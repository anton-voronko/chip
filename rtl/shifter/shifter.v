==> flow/design.v <==
module shifter
  (
   input 	 clk_i,
   input 	 reset_ni,
   input 	 rigth_left_i,
   input 	 arith_logic_i,
   input 	 write_pulse_i,
   input [3:0] 	 shift_amount_i,
   input [15:0]  data_i,
   output 	 ready_pulse_o,
   output [15:0] data_o
   );
   reg [3:0] 	 bit_counter;
   reg [15:0] 	 data;
   reg 		 ready_pulse;
   always @ ( posedge clk_i or negedge reset_ni )
     begin
        if ( ~reset_ni ) 
 	  begin
	     bit_counter <= 4'b0;
	  end
	else if ( write_pulse_i )
	  begin
	     bit_counter <= shift_amount_i;
	  end
	else if ( bit_counter != 4'b0 )
	  begin
	     bit_counter <= bit_counter - 1'b1;
	  end 
     end 
   always @ ( posedge clk_i or negedge reset_ni )
     begin
        if ( ~reset_ni ) 
 	  begin
	     data <= 16'b0;
	  end
	else if ( write_pulse_i )
	  begin
	     data <= data_i;
	  end
	else if ( bit_counter != 4'b0 )
	  begin
	     if ( rigth_left_i & arith_logic_i )
	       begin
		  data <= {data[15],data[15:1]};
	       end
	     else if ( rigth_left_i )
	       begin
		  data <= {1'b0,data[15:1]};
	       end
	     else
	       begin
		  data <= {data[14:0],1'b0};
	       end 
	  end
     end   
   always @ ( posedge clk_i or negedge reset_ni )
     begin
        if ( ~reset_ni ) 
 	  begin
	     ready_pulse <= 1'b0;
	  end
	else if ( bit_counter == 4'd1 ) 
	  begin 
	     ready_pulse <= 1'b1;
	  end
	else
	  begin
	     ready_pulse <= 1'b0;
	  end 
     end 
   assign ready_pulse_o = ready_pulse;
   assign data_o = data;
endmodule
# Step by step through the tools: shifter
# What the tools print for shifter, step after step.
# Lines are those of the file above, counted from 1.
# Operators carry their Yosys type and port widths (W data, S select, Z words).
# Library cell names are shortened.
# Not given: -
# setup
design	shifter
clock_port	clk_i
cell_library	sky130hd
pvt_corner	tt_025C_1v80

# After elaboration
# Counts by Yosys on the flattened word-level netlist (proc, flatten, opt, wreduce; memories kept). Register bits leave out memories and registers merged into their read ports (data or address). Print and check cells are left out. Cells with the same type and inputs are merged into one.
# word_totals
ff_bits	21
inputBits	25
wordCells	18
# classes
n_mux	7
logic	1
equal	2
addsub	1
reduce_logical	3
# op_table
cell	n
$mux W16	4
$mux W4	2
$sub A4 B1 Y4 const B	1
$eq A4 B1 Y1 const B	1
$reduce_bool A4 Y1	1
$ne A2 B2 Y1 const B	1
$reduce_and A2 Y1	1
$reduce_bool A2 Y1	1
$and A1 B1 Y1	1
$mux W1	1

# Longest topological paths
# Depth = most cells in a row (Yosys ltp): at word level without a register or memory, in the mapped netlist without a sequential cell, where the memories' decode and read muxes count.
# depth
depth_word	4
abc_area	0
mapped_depth	5
ltp_nobuf	5

# Mapped cells and area
# The flow's flattened synthesis, as Yosys stat reports it; memories are mapped. The netlist is that of the ABC_AREA named above (0 if unset); the other value can give another one.
# synth_totals
sequential_area_um2	525.5
ff_cells	21
yosys_area_um2	1262.5
cell_count	113
n_buf	7
# by_type
cell_type	n	area_total_um2
dfrtp_1	21	525.504
mux2_4	10	150.144
mux2i_1	15	150.144
o21ai_0	15	75.072
nand2_1	17	63.811
mux2_2	5	56.304
ha_1	3	37.536
nor4b_4	1	23.773
xnor2_1	2	17.517
buf_2	3	15.014
buf_4	2	15.014
buf_8	1	15.014
nor3b_1	2	15.014
a31oi_1	2	12.512
nor3b_2	1	12.512
inv_1	3	11.261
mux2_1	1	11.261
a221o_1	1	10.01
# Other cell types: 6; their cells: 8.

# Path before layout
# Source: OpenSTA report_checks on the synthesized netlist (no wires, ideal clock, input and output delay 20% of the period each), path of least setup slack; recovery checks are left aside. Register names are those of the netlist, which keeps one name where synthesis merged equal registers.
# synth_timing
path_type	reg2reg
start	register bit_counter[0]
end	register data[14]
launch_ns	0.000
path_delay_ns	1.634
setup_ns	0.125
path_buffers	1
stages	6
setup_slack_ns	0.466
arrival_time_ns	1.509
period_ns	2.1
period_less_setup_slack_ns	1.634
# "path_delay_ns" = arrival - input delay + setup time.
# "stages" counts driving pins, that of a launching flip-flop among them; a cell with two outputs on the path counts twice.
# "period_less_setup_slack_ns" = period - worst setup slack (recovery checks aside). The figure is calculated, with input and output delays left at 20% of the set period.
# Between the ends stands the longest chain of elaborated cells between them, by number of cells; it is not shown to be the way that was timed. Of several equally long chains one is given.
# Each line given opens the expression or statement behind the cell; cells for indexed reads and writes are added by Yosys, which also makes memories of some case tables.
# A register here has more assigning lines than the two given.
# synth_between
cell_sequence	dfrtp_1 inv_1 ha_1 nor4b_4 buf_8 mux2_4
elab_chain_cells	3
cells_between	4
classes_between	mux: 2; reduce/logical: 2
# synth_lines
element	line	source
from (decl)	13	reg [3:0] bit_counter;
from (assign)	24	bit_counter <= shift_amount_i;
from (assign)	28	bit_counter <= bit_counter - 1'b1;
$reduce_bool A4 Y1	41	else if ( bit_counter != 4'b0 )
$mux W16	41
$mux W16	37	else if ( write_pulse_i )
to (assign)	39	data <= data_i;
to (assign)	45	data <= {data[15],data[15:1]};
to (decl)	14	reg [15:0] data;

# Worst path after layout
# From the final timing report of run A: the path of least setup slack in the routed layout; clock arrival at registers is part of the times.
# layout_timing
path_type	reg2reg
start	register bit_counter[1]
end	register data[15]
launch_ns	0.27
period_ns	0.953
setup_slack_ns	-0.65
arrival_time_ns	1.77
setup_ns	0.11
path_buffers	1
stages	7
# Between the ends stands the longest chain of elaborated cells between them, by number of cells; it is not shown to be the way that was timed. Of several equally long chains one is given.
# A register here has more assigning lines than the two given.
# layout_between
cell_sequence	dfrtp_1 inv_2 ha_4 nor4b_4 buf_4 a31oi_4 mux2_4
elab_chain_cells	3
cells_between	5
classes_between	mux: 2; reduce/logical: 3
# layout_lines
element	line	source
from (decl)	13	reg [3:0] bit_counter;
from (assign)	24	bit_counter <= shift_amount_i;
from (assign)	28	bit_counter <= bit_counter - 1'b1;
$reduce_bool A4 Y1	41	else if ( bit_counter != 4'b0 )
$mux W16	41
$mux W16	37	else if ( write_pulse_i )
to (assign)	39	data <= data_i;
to (assign)	45	data <= {data[15],data[15:1]};
to (decl)	14	reg [15:0] data;

# shifter through Yosys and OpenROAD on sky130hd: 2 stored runs, unordered, with their settings and measured results. The constraints put input and output delay at 20% of the set period each and load the outputs with 0.01 pF.
# By "achieved_period_ns" is meant the clock period of the run minus its worst setup slack. This is arithmetic on one report: input and output delays are still those of the set period (20% each).
# By "worst_path_time_ns" is meant the share of the clock period that the worst setup path is allowed (20% is reserved at inputs, 20% at outputs), minus its slack. Clock arrival times at its registers enter into it.
# Settings: n/a = not set for that run.
stored run	period_ns	CORE_UTILIZATION	SETUP_SLACK_MARGIN	PLACE_DENSITY_LB_ADDON	CORE_ASPECT_RATIO	CORE_MARGIN	CELL_PAD_IN_SITES_GLOBAL_PLACEMENT	GPL_ROUTABILITY_DRIVEN	CTS_CLUSTER_DIAMETER	CAP_MARGIN	SLEW_MARGIN	worst_path_time_ns	critical_path_kind	final_setup_tns_ns	layout_stdcell_area_um2	achieved_period_ns	yosys_chip_area_um2	utilization_frac	die_um2	timing.setup.ws_ns
run A	0.953	39	0.1	0.23	0.72	6	2	0	200	5	20	1.61	reg2reg	-12.844	2134.6	1.607	1262.5	0.74	4764.7	-0.654
run B	2.66	40	n/a	n/a	n/a	2	n/a	n/a	n/a	20	20	1.29	reg2out	0.000	1742.9	1.826	1262.5	0.576	3621.6	0.834
